==> flow/design.v <==
module spi_lcd_image
(
  input clk_27mhz,
  input button_s1,
  input resetn,
  output lcd_resetn,
  output lcd_clk,
  output lcd_cs,
  output lcd_rs,
  output lcd_data,
  input uart_rx,
  output reg [6-1:0] led,
  output uart_tx
);
  localparam MAX_CMDS = 70;
  wire [9-1:0] init_cmd;
  reg [4-1:0] init_state;
  reg [7-1:0] cmd_index;
  reg [32-1:0] clk_cnt;
  reg [5-1:0] bit_loop;
  reg [16-1:0] pixel_cnt;
  reg lcd_cs_r;
  reg lcd_rs_r;
  reg lcd_reset_r;
  reg [8-1:0] spi_data;
  localparam INIT_RESET = 4'b0;
  localparam INIT_PREPARE = 4'b1;
  localparam INIT_WAKEUP = 4'b10;
  localparam INIT_SNOOZE = 4'b11;
  localparam INIT_WORKING = 4'b100;
  localparam INIT_DONE = 4'b101;
  localparam CNT_100MS = 32'd2700000;
  localparam CNT_120MS = 32'd3240000;
  localparam CNT_200MS = 32'd5400000;
  assign lcd_resetn = lcd_reset_r;
  assign lcd_clk = ~clk_27mhz;
  assign lcd_cs = lcd_cs_r;
  assign lcd_rs = lcd_rs_r;
  assign lcd_data = spi_data[7];
  wire [16-1:0] pixel;
  assign pixel = (pixel_cnt >= 16'd21600)? 16'hf800 : 
                 (pixel_cnt >= 16'd10800)? 16'h7e0 : 16'h1f;
  always @(posedge clk_27mhz) begin
    if(~resetn) begin
      clk_cnt <= 32'd0;
      cmd_index <= 7'd0;
      init_state <= INIT_RESET;
      lcd_cs_r <= 1'd1;
      lcd_rs_r <= 1'd1;
      lcd_reset_r <= 1'd0;
      spi_data <= 8'hff;
      bit_loop <= 5'd0;
      pixel_cnt <= 16'd0;
    end else begin
      case(init_state)
        INIT_RESET: begin
          if(clk_cnt == CNT_100MS) begin
            clk_cnt <= 32'd0;
            init_state <= INIT_PREPARE;
            lcd_reset_r <= 1'd1;
          end else begin
            clk_cnt <= clk_cnt + 32'd1;
          end
        end
        INIT_PREPARE: begin
          if(clk_cnt == CNT_200MS) begin
            clk_cnt <= 32'd0;
            init_state <= INIT_WAKEUP;
          end else begin
            clk_cnt <= clk_cnt + 32'd1;
          end
        end
        INIT_WAKEUP: begin
          if(bit_loop == 5'd0) begin
            lcd_cs_r <= 1'd0;
            lcd_rs_r <= 1'd0;
            spi_data <= 8'h11;
            bit_loop <= bit_loop + 5'd1;
          end else if(bit_loop == 5'd8) begin
            lcd_cs_r <= 1'd1;
            lcd_rs_r <= 1'd1;
            bit_loop <= 5'd0;
            init_state <= INIT_SNOOZE;
          end else begin
            spi_data <= { spi_data[6:0], 1'd1 };
            bit_loop <= bit_loop + 5'd1;
          end
        end
        INIT_SNOOZE: begin
          if(clk_cnt == CNT_120MS) begin
            clk_cnt <= 32'd0;
            init_state <= INIT_WORKING;
          end else begin
            clk_cnt <= clk_cnt + 32'd1;
          end
        end
        INIT_WORKING: begin
          if(cmd_index == MAX_CMDS) begin
            init_state <= INIT_DONE;
          end else if(bit_loop == 5'd0) begin
            lcd_cs_r <= 1'd0;
            lcd_rs_r <= init_cmd[8];
            spi_data <= init_cmd[7:0];
            bit_loop <= bit_loop + 5'd1;
          end else if(bit_loop == 5'd8) begin
            lcd_cs_r <= 1'd1;
            lcd_rs_r <= 1'd1;
            bit_loop <= 5'd0;
            cmd_index <= cmd_index + 7'd1;
          end else begin
            spi_data <= { spi_data[6:0], 1'd1 };
            bit_loop <= bit_loop + 5'd1;
          end
        end
        INIT_DONE: begin
          if(pixel_cnt == 16'd32400) begin
          end else if(bit_loop == 5'd0) begin
            lcd_cs_r <= 1'd0;
            lcd_rs_r <= 1'd1;
            spi_data <= pixel[15:8];
            bit_loop <= bit_loop + 5'd1;
          end else if(bit_loop == 5'd8) begin
            spi_data <= pixel[7:0];
            bit_loop <= bit_loop + 5'd1;
          end else if(bit_loop == 5'd16) begin
            lcd_cs_r <= 1'd1;
            lcd_rs_r <= 1'd1;
            bit_loop <= 5'd0;
            pixel_cnt <= pixel_cnt + 16'd1;
          end else begin
            spi_data <= { spi_data[6:0], 1'd1 };
            bit_loop <= bit_loop + 5'd1;
          end
        end
      endcase
    end
  end
  config_rom
  config_rom
  (
    .address(cmd_index),
    .data_out(init_cmd)
  );
endmodule
module config_rom
(
  input [7-1:0] address,
  output [9-1:0] data_out
);
  localparam MAX_CMDS = 70;
  wire [9-1:0] config_rom [0:MAX_CMDS-1];
  assign data_out = config_rom[address];
  assign config_rom[0] = 9'h36;
  assign config_rom[1] = 9'h170;
  assign config_rom[2] = 9'h3a;
  assign config_rom[3] = 9'h105;
  assign config_rom[4] = 9'hb2;
  assign config_rom[5] = 9'h10c;
  assign config_rom[6] = 9'h10c;
  assign config_rom[7] = 9'h100;
  assign config_rom[8] = 9'h133;
  assign config_rom[9] = 9'h133;
  assign config_rom[10] = 9'hb7;
  assign config_rom[11] = 9'h135;
  assign config_rom[12] = 9'hbb;
  assign config_rom[13] = 9'h119;
  assign config_rom[14] = 9'hc0;
  assign config_rom[15] = 9'h12c;
  assign config_rom[16] = 9'hc2;
  assign config_rom[17] = 9'h101;
  assign config_rom[18] = 9'hc3;
  assign config_rom[19] = 9'h112;
  assign config_rom[20] = 9'hc4;
  assign config_rom[21] = 9'h120;
  assign config_rom[22] = 9'hc6;
  assign config_rom[23] = 9'h10f;
  assign config_rom[24] = 9'hd0;
  assign config_rom[25] = 9'h1a4;
  assign config_rom[26] = 9'h1a1;
  assign config_rom[27] = 9'he0;
  assign config_rom[28] = 9'h1d0;
  assign config_rom[29] = 9'h104;
  assign config_rom[30] = 9'h10d;
  assign config_rom[31] = 9'h111;
  assign config_rom[32] = 9'h113;
  assign config_rom[33] = 9'h12b;
  assign config_rom[34] = 9'h13f;
  assign config_rom[35] = 9'h154;
  assign config_rom[36] = 9'h14c;
  assign config_rom[37] = 9'h118;
  assign config_rom[38] = 9'h10d;
  assign config_rom[39] = 9'h10b;
  assign config_rom[40] = 9'h11f;
  assign config_rom[41] = 9'h123;
  assign config_rom[42] = 9'he1;
  assign config_rom[43] = 9'h1d0;
  assign config_rom[44] = 9'h104;
  assign config_rom[45] = 9'h10c;
  assign config_rom[46] = 9'h111;
  assign config_rom[47] = 9'h113;
  assign config_rom[48] = 9'h12c;
  assign config_rom[49] = 9'h13f;
  assign config_rom[50] = 9'h144;
  assign config_rom[51] = 9'h151;
  assign config_rom[52] = 9'h12f;
  assign config_rom[53] = 9'h11f;
  assign config_rom[54] = 9'h11f;
  assign config_rom[55] = 9'h120;
  assign config_rom[56] = 9'h123;
  assign config_rom[57] = 9'h21;
  assign config_rom[58] = 9'h29;
  assign config_rom[59] = 9'h2a;
  assign config_rom[60] = 9'h100;
  assign config_rom[61] = 9'h128;
  assign config_rom[62] = 9'h101;
  assign config_rom[63] = 9'h117;
  assign config_rom[64] = 9'h2b;
  assign config_rom[65] = 9'h100;
  assign config_rom[66] = 9'h135;
  assign config_rom[67] = 9'h100;
  assign config_rom[68] = 9'h1bb;
  assign config_rom[69] = 9'h2c;
endmodule
**Reports on spi_lcd_image**

The steps from the RTL of spi_lcd_image to its reports follow in flow order.
Lines are those of the file above, counted from 1.
Cell names lack the library's common part.
Not given: -

- Top: spi_lcd_image
- Clock: clk_27mhz
- Library: sky130hd
- Timing corner: tt_025C_1v80

**Word level**

Source: Yosys, flattened and elaborated, memories not mapped. Widths are those after wreduce. Registers that Yosys merges into a memory's read port (data or address) are not register bits. Print and check cells do not count. Equal cells are merged and count once.

- Bits in writable memories: 0
- Register bits after elaboration: 75
- Clocked read ports x word width: 0
- Memory bits (read-only): 0
- Memories kept: 0
- Word-level cells: 186
- Bits in latches: 0
- Input port bits: 4
- Output and inout bits: 12

- Div/mod/pow operators: 0
- $lt $le $gt $ge: 2
- Eq/ne operators: 92
- Bitwise logic cells: 5
- Mux-type cells: 46
- $add $sub $neg: 4
- Reduce/logical cells: 28
- $mul: 0
- Shift-type cells: 0

Operator list:

| cell | number |
|---|---|
| case mux 9 bit (select 51 bit) | 1 |
| == test 7 x 6 -> 1 bit with constant B | 32 |
| == test 7 x 5 -> 1 bit with constant B | 16 |
| case mux 32 bit (select 3 bit) | 1 |
| 2-to-1 mux 32 bit | 3 |
| == test 32 x 22 -> 1 bit with constant B | 2 |
| 2-to-1 mux 8 bit | 8 |
| == test 7 x 4 -> 1 bit with constant B | 8 |
| == test 7 bit with constant B | 7 |
| 2-to-1 mux 5 bit | 7 |
| adder 32 x 1 -> 32 bit with constant B | 1 |
| == test 32 x 23 -> 1 bit with constant B | 1 |
| == test 7 x 3 -> 1 bit with constant B | 4 |
| OR reduction 2 bit | 12 |
| case mux 8 bit (select 3 bit) | 1 |
| 2-to-1 mux 4 bit | 6 |
| case mux 4 bit (select 5 bit) | 1 |
| adder 16 x 1 -> 16 bit with constant B | 1 |
| greater-or-equal comparator 16 x 14 -> 1 bit with constant B | 1 |
| greater-or-equal comparator 16 x 15 -> 1 bit with constant B | 1 |
| == test 16 x 15 -> 1 bit with constant B | 1 |
| != test 2 bit with constant B | 8 |
| 2-to-1 mux 16 bit | 1 |
| case mux 5 bit (select 3 bit) | 1 |
| == test 7 x 2 -> 1 bit with constant B | 2 |
| 2-to-1 mux 1 bit | 13 |
| 2-to-1 mux 11 bit | 1 |
| AND reduction 5 bit | 2 |

Not listed: further kinds 23, cells in them 34.

**Longest topological paths**

Depth = most cells in a row (Yosys ltp): at word level without a register or memory, in the mapped netlist without a sequential cell, where the memories' decode and read muxes count.

- Depth in word-level cells: 7
- ABC_AREA: 1
- Gate-level depth with buffers: 17
- Depth with buffers taken out: 16

**Netlist**

Source: synth_stat.txt of the flow (Yosys; design flattened, memories mapped). It holds for the ABC_AREA given above (unset counts as 0); a run with the other value may have another netlist.
The area totals of this step are shown rounded.

- Buffers: 28
- Area of sequential cells: 1,540 um^2
- Flip-flops: 77
- Mapped cells: 996
- Mapped area: 5,950 um^2

Cells by type:

| type | number | area in all (um^2) |
|---|---|---|
| dfxtp_1 | 77 | 1.54E+03 |
| nand2_1 | 250 | 938.4 |
| nor2_1 | 169 | 634.358 |
| inv_1 | 103 | 386.621 |
| nand3_1 | 77 | 385.37 |
| a21oi_1 | 70 | 350.336 |
| nor3_1 | 39 | 195.187 |
| nand4_1 | 26 | 162.656 |
| xor2_1 | 17 | 148.893 |
| o21ai_0 | 27 | 135.13 |
| ha_1 | 10 | 125.12 |
| buf_4 | 12 | 90.086 |
| nor2_4 | 7 | 78.826 |
| nor4_1 | 10 | 62.56 |
| nand3_4 | 3 | 52.55 |
| inv_2 | 13 | 48.797 |
| nor3_4 | 3 | 48.797 |
| nand2_4 | 4 | 45.043 |

Not listed: further types 26, cells in them 79.

Wiki page: spi_lcd_image / flow data

Measured data: module spi_lcd_image, platform sky130hd, 2 stored runs of the flow under differing settings, order arbitrary. Input and output delays are each 20% of the period that was set; the output load is 0.01 pF.
By "achieved period" is meant the clock period of the run minus its worst setup slack. This is arithmetic on one report: input and output delays are still those of the set period (20% each).
By "total power of the final layout" is meant OpenSTA's value without simulated activity: inputs other than the clock are taken to toggle once in ten clock periods, and the tool carries that through the logic.
Results are given in rounded form.

### Run A

==> flow/run.sh <==
#!/bin/bash
# the make line also repeats the synthesis and layout settings of config.mk as NAME=value (left out here)
make -C /OpenROAD-flow-scripts/flow DESIGN_CONFIG=/design/flow/config.mk WORK_HOME=/design/flow/orfs CLKGATE_MAP_FILE= finish
==> flow/config.mk <==
export PLATFORM = sky130hd
export DESIGN_NAME = spi_lcd_image
export DESIGN_NICKNAME = spi_lcd_image
export VERILOG_FILES = /design/flow/design.v
export SDC_FILE = /design/flow/constraint.sdc
export NUM_CORES = 4
export LEC_CHECK = 0
export ABC_AREA = 1
export CAP_MARGIN = 20
export CORE_MARGIN = 2
export CORE_UTILIZATION = 36
export CTS_CLUSTER_SIZE = 55
export GPL_ROUTABILITY_DRIVEN = 1
export PLACE_DENSITY_LB_ADDON = 0.09
export SETUP_SLACK_MARGIN = -0.24
export SLEW_MARGIN = 20
export TNS_END_PERCENT = 5
==> flow/constraint.sdc <==
create_clock -name core_clock -period 4.43 [get_ports {clk_27mhz}]
set_input_delay 0.8860 -clock core_clock [delete_from_list [all_inputs] [get_ports {clk_27mhz}]]
set_output_delay 0.8860 -clock core_clock [all_outputs]
set_load 0.01 [all_outputs]

Results of run A:
- Die outline area: 17,600 um^2
- Total power of the final layout: 1.56 mW
- Chip area in the Yosys report: 5,950 um^2
- Post-layout utilization: 40.4%
- Worst slack on setup checks: 415 ps
- Total negative slack: 0 ps

### Run B

==> flow/run.sh <==
#!/bin/bash
# the make line also repeats the synthesis and layout settings of config.mk as NAME=value (left out here)
make -C /OpenROAD-flow-scripts/flow DESIGN_CONFIG=/design/flow/config.mk WORK_HOME=/design/flow/orfs CLKGATE_MAP_FILE= finish
==> flow/config.mk <==
export PLATFORM = sky130hd
export DESIGN_NAME = spi_lcd_image
export DESIGN_NICKNAME = spi_lcd_image
export VERILOG_FILES = /design/flow/design.v
export SDC_FILE = /design/flow/constraint.sdc
export NUM_CORES = 4
export LEC_CHECK = 0
export CAP_MARGIN = 20
export CELL_PAD_IN_SITES_DETAIL_PLACEMENT = 2
export CORE_MARGIN = 9
export CORE_UTILIZATION = 21
export PLACE_DENSITY_LB_ADDON = 0.09
export SETUP_SLACK_MARGIN = 0.57
export SLEW_MARGIN = 20
==> flow/constraint.sdc <==
create_clock -name core_clock -period 2.39 [get_ports {clk_27mhz}]
set_input_delay 0.4780 -clock core_clock [delete_from_list [all_inputs] [get_ports {clk_27mhz}]]
set_output_delay 0.4780 -clock core_clock [all_outputs]
set_load 0.01 [all_outputs]

Results of run B:
- Achieved period: 2,393 ps
- Worst slack on setup checks: -3 ps
- Total negative slack: -3 ps
- Post-layout utilization: 36.0%
- Chip area in the Yosys report: 5,350 um^2
- Total power of the final layout: 3.09 mW
- Die outline area: 31,500 um^2
