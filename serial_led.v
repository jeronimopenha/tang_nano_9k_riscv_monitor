==> flow/design.v <==
module serial_led
(
  input clk_27mhz,
  input button_s1,
  input uart_rx,
  output reg [6-1:0] led,
  output uart_tx
);
  wire rst;
  assign rst = ~button_s1;
  wire rx_data_valid;
  wire [8-1:0] rx_data_out;
  always @(posedge clk_27mhz) begin
    if(rst) begin
      led <= 6'b111111;
    end else begin
      if(rx_data_valid) begin
        led <= ~rx_data_out[5:0];
      end 
    end
  end
  m_uart_rx
  m_uart_rx
  (
    .clk(clk_27mhz),
    .rst(rst),
    .rx(uart_rx),
    .data_valid(rx_data_valid),
    .data_out(rx_data_out)
  );
endmodule
module m_uart_rx
(
  input clk,
  input rst,
  input rx,
  output reg rx_bsy,
  output reg block_timeout,
  output reg data_valid,
  output reg [8-1:0] data_out
);
  localparam CLKPERFRM = 86;
  localparam TBITAT = 5;
  localparam BIT0AT = 11;
  localparam BIT1AT = 20;
  localparam BIT2AT = 29;
  localparam BIT3AT = 38;
  localparam BIT4AT = 47;
  localparam BIT5AT = 56;
  localparam BIT6AT = 65;
  localparam BIT7AT = 74;
  localparam PBITAT = 80;
  localparam BLK_TIMEOUT = 20;
  reg [8-1:0] rx_cnt;
  reg rx_hold;
  reg timeout;
  wire frame_begin;
  wire frame_end;
  wire start_invalid;
  wire stop_invalid;
  always @(posedge clk) begin
    if(rst) begin
      rx_hold <= 1'b0;
    end else begin
      rx_hold <= rx;
    end
  end
  assign frame_begin = &{ ~rx_bsy, ~rx, rx_hold };
  assign frame_end = &{ rx_bsy, rx_cnt == CLKPERFRM };
  assign start_invalid = &{ rx_bsy, rx_cnt < TBITAT, rx };
  assign stop_invalid = &{ rx_bsy, rx_cnt > PBITAT, ~rx };
  always @(posedge clk) begin
    if(rst) begin
      rx_bsy <= 1'b0;
    end else begin
      if(frame_begin) begin
        rx_bsy <= 1'b1;
      end else if(|{ start_invalid, stop_invalid }) begin
        rx_bsy <= 1'b0;
      end else if(frame_end) begin
        rx_bsy <= 1'b0;
      end 
    end
  end
  always @(posedge clk) begin
    if(rst) begin
      rx_cnt <= 8'd0;
    end else begin
      if(frame_begin) begin
        rx_cnt <= 8'd0;
      end else if(|{ start_invalid, stop_invalid, frame_end }) begin
        rx_cnt <= 8'd0;
      end else if(~timeout) begin
        rx_cnt <= rx_cnt + 1;
      end else begin
        rx_cnt <= 8'd0;
      end
    end
  end
  always @(posedge clk) begin
    if(rst) begin
      timeout <= 1'b0;
    end else begin
      if(frame_begin) begin
        timeout <= 1'b0;
      end else if(&{ ~rx_bsy, rx_cnt == BLK_TIMEOUT }) begin
        timeout <= 1'b1;
      end 
    end
  end
  always @(posedge clk) begin
    if(rst) begin
      block_timeout <= 1'b0;
    end else begin
      if(&{ ~rx_bsy, rx_cnt == BLK_TIMEOUT }) begin
        block_timeout <= 1'b1;
      end else begin
        block_timeout <= 1'b0;
      end
    end
  end
  always @(posedge clk) begin
    if(rst) begin
      data_valid <= 1'b0;
    end else begin
      if(frame_end) begin
        data_valid <= 1'b1;
      end else begin
        data_valid <= 1'b0;
      end
    end
  end
  always @(posedge clk) begin
    if(rst) begin
      data_out <= 8'd0;
    end else begin
      if(rx_bsy) begin
        case(rx_cnt)
          BIT0AT: begin
            data_out[0] <= rx;
          end
          BIT1AT: begin
            data_out[1] <= rx;
          end
          BIT2AT: begin
            data_out[2] <= rx;
          end
          BIT3AT: begin
            data_out[3] <= rx;
          end
          BIT4AT: begin
            data_out[4] <= rx;
          end
          BIT5AT: begin
            data_out[5] <= rx;
          end
          BIT6AT: begin
            data_out[6] <= rx;
          end
          BIT7AT: begin
            data_out[7] <= rx;
          end
        endcase
      end 
    end
  end
endmodule
## Step by step through the tools: serial_led

The steps from the RTL of serial_led to its reports follow in flow order.
Lines are those of the file above, counted from 1.
Cell names lack the library's common part.
Not given: n/a

| inputs | value |
|---|---|
| top | serial_led |
| clock input | clk_27mhz |
| standard-cell library | sky130hd |
| timing corner | tt_025C_1v80 |

## Elaborated design

Yosys after proc, flatten, opt, wreduce and memory -nomap, before mapping. Memory bits, and registers merged into a memory's read port (data or address), are not among the register bits. Print and check cells are not counted. Equal cells are merged and count once.

| word-level totals | value |
|---|---|
| elaborated cells | 45 |
| output and inout bits | 7 |
| flip-flop bits (word level) | 24 |

| cells by class | value |
|---|---|
| bitwise logic cells | 4 |
| equal/unequal tests | 7 |
| add/sub/neg operators | 1 |
| order comparisons | 2 |
| reduce/logical cells | 15 |
| multiplexer cells | 4 |

Operator list:

| operator | number |
|---|---|
| 8-bit by 6-bit equality test with 1-bit output (second input constant) | 3 |
| 2-bit AND reduction | 8 |
| 8-bit by 5-bit equality test with 1-bit output (second input constant) | 2 |
| 3-bit AND reduction | 3 |
| 8-bit by 1-bit adder with 8-bit output (second input constant) | 1 |
| 8-bit by 3-bit less-than comparator with 1-bit output (second input constant) | 1 |
| 8-bit by 4-bit equality test with 1-bit output (second input constant) | 1 |
| 8-bit by 7-bit > comparator with 1-bit output (second input constant) | 1 |
| 8-bit by 7-bit equality test with 1-bit output (second input constant) | 1 |
| 6-bit NOT | 1 |
| 6-bit OR reduction | 1 |
| 2-bit OR reduction | 2 |
| 1-bit two-way mux | 4 |
| 1-bit NOT | 3 |
| 3-bit nonzero test | 1 |

## Logic depth

Yosys ltp: most cells in a row. Word level: on the elaborated netlist, between registers, memories and ports. Mapped: between sequential cells and ports; inverters and the memories' decode and read muxes count.

| logic depth | value |
|---|---|
| depth in word-level cells | 5 |
| ABC_AREA | 1 |
| mapped depth | 8 |
| gate-level depth less buffers | 8 |

## After synthesis

Yosys stat after the flow's synthesis: flattened, memories mapped to cells. It holds for the ABC_AREA given above (unset counts as 0); a run with the other value may have another netlist.
The area totals of this step are shown rounded.

| synthesis totals | value |
|---|---|
| buffer cells | 4 |
| flip-flops | 24 |
| standard cells after synthesis | 151 |
| synthesis area | 0.0011 sq mm |

Cells by type:

| type | number | area in all (sq um) |
|---|---|---|
| dfxtp_1 | 24 | 480.461 |
| nor2_1 | 23 | 86.333 |
| inv_1 | 18 | 67.565 |
| nand2_1 | 18 | 67.565 |
| a21oi_1 | 13 | 65.062 |
| ha_1 | 5 | 62.56 |
| o21ai_0 | 12 | 60.058 |
| nand3_1 | 9 | 45.043 |
| nand4_1 | 6 | 37.536 |
| xor2_1 | 3 | 26.275 |
| buf_4 | 3 | 22.522 |
| nand4_4 | 1 | 21.27 |
| inv_2 | 4 | 15.014 |
| nor2_2 | 2 | 12.512 |
| nand3_2 | 1 | 10.01 |
| nor3_1 | 2 | 10.01 |
| xnor2_1 | 1 | 8.758 |
| o21bai_1 | 1 | 7.507 |

Other cell types: 5; their cells: 5.

## Worst setup path after synthesis

Source: OpenSTA report_checks on the synthesized netlist (no wires, ideal clock, input and output delay 20% of the period each), path of least setup slack; recovery checks are left aside. Register names are those of the netlist, which keeps one name where synthesis merged equal registers.

| timing post-synthesis | value |
|---|---|
| path kind | input to register |
| from | input uart_rx |
| to | register m_uart_rx.rx_cnt[0] |
| required time | 3.014 ns |
| path slack | 1.749 ns |
| arrival | 1.265 ns |
| stages | 7 |
| path delay | 0.715 ns |
| period | 3.08 ns |
| input delay | 0.616 ns |
| period reached after synthesis | 1.331 ns |

"path delay" is the arrival time less input delay plus setup time.
"stages" counts driving pins, that of a launching flip-flop among them; a cell with two outputs on the path counts twice.
"period reached after synthesis" is the clock period less the worst setup slack; recovery checks do not enter. This is arithmetic on one report: input and output delays are still those of the set period (20% each).
Between the ends stands the longest chain of elaborated cells between them, by number of cells; it is not shown to be the way that was timed. Of several equally long chains one is given.
Each line given opens the expression or statement behind the cell; cells for indexed reads and writes are added by Yosys, which also makes memories of some case tables.
At most two assigning lines are given for a register; there are more.

| between the ends, post-synthesis | value |
|---|---|
| cell sequence | buf_4 > inv_2 > nand3_2 > nand2_1 > nor2_2 > nand4_4 > nor2_1 |
| length of the longest elaborated chain | 3 |
| elaborated cells on any way between the ends | 5 |
| classes of those cells | 1 x logic; 4 x reduce/logical |

Ends and longest elaborated chain, post-synthesis:

| element | RTL line | source |
|---|---|---|
| from (decl) | 5 | `input uart_rx,` |
| 1-bit NOT | 71 | `assign stop_invalid = &{ rx_bsy, rx_cnt > PBITAT, ~rx };` |
| 3-bit AND reduction | 71 |  |
| 6-bit OR reduction | n/a |  |
| to (assign) | 87 | `rx_cnt <= 8'd0;` |
| to (assign) | 94 | `rx_cnt <= rx_cnt + 1;` |
| to (decl) | 54 | `reg [8-1:0] rx_cnt;` |

## Worst path after layout

Path of least setup slack in the final report of job 1 (OpenROAD, finished layout, wires in). Where an end is a register, its clock arrival counts in the times.

| timing after layout | value |
|---|---|
| path kind | register to output |
| from | register led[4] |
| to | output led[4] |
| path slack | 0.26 ns |
| required time | 1.47 ns |
| arrival | 1.21 ns |
| period | 1.84 ns |
| stages | 2 |

| between the ends, after layout | value |
|---|---|
| cell sequence | dfxtp_1 > clkdlybuf4s50_1 |
| length of the longest elaborated chain | 0 |
| elaborated cells on any way between the ends | 0 |
| source lines of those cells | 0 |

Ends and longest elaborated chain, after layout:

| element | RTL line | source |
|---|---|---|
| from (decl) | 6 | `output reg [6-1:0] led,` |
| from (assign) | 15 | `led <= 6'b111111;` |
| from (assign) | 18 | `led <= ~rx_data_out[5:0];` |
| to (decl) | 6 |  |

Measured data: module serial_led, platform sky130hd, 2 stored runs of the flow under differing settings, order arbitrary. Input and output delays are each 20% of the period that was set; the output load is 0.01 pF.
"period reached" means the clock period less the worst setup slack. The figure is calculated, with input and output delays left at 20% of the set period.
"time of the worst setup path" = time allowed to the worst setup path (clock period - input delay - output delay, where it has them) - its slack; a late launch clock adds to it, a late capture clock takes from it.
By "total design power" is meant OpenSTA's value without simulated activity: inputs other than the clock are taken to toggle once in ten clock periods, and the tool carries that through the logic.
Results are given in rounded form.
A setting shown as - is not set for that run.

| stored run | period_ns | CORE_UTILIZATION | PLACE_DENSITY_LB_ADDON | CORE_MARGIN | TNS_END_PERCENT | ABC_AREA | GPL_ROUTABILITY_DRIVEN | CAP_MARGIN | SLEW_MARGIN | MIN_ROUTING_LAYER | PLACE_DENSITY | CELL_PAD_IN_SITES_GLOBAL_PLACEMENT | CTS_CLUSTER_SIZE | area of the synthesized netlist (sq mm) | area of the die (sq mm) | utilization (%) | worst slack on setup checks (ns) | sum of negative setup slack (ns) | total design power (uW) | period reached (ns) | time of the worst setup path (ns) | kind of the worst setup path |
|---|---|---|---|---|---|---|---|---|---|---|---|---|---|---|---|---|---|---|---|---|---|---|
| job 1 | 1.84 | 60 | 0.03 | 8 | 85 | 1 | 1 | 15 | 20 | met1 | - | - | - | 0.0011 | 0.0035 | 72 | 0.26 | 0.000 | 880 | 1.576 | 1.21 | register to output |
| job 2 | 2.09 | 62 | - | 2 | 85 | - | - | 40 | 20 | - | 0.56 | 1 | 21 | 0.0011 | 0.0022 | 75 | 0.34 | 0.000 | 880 | 1.749 | 1.75 | register to register |
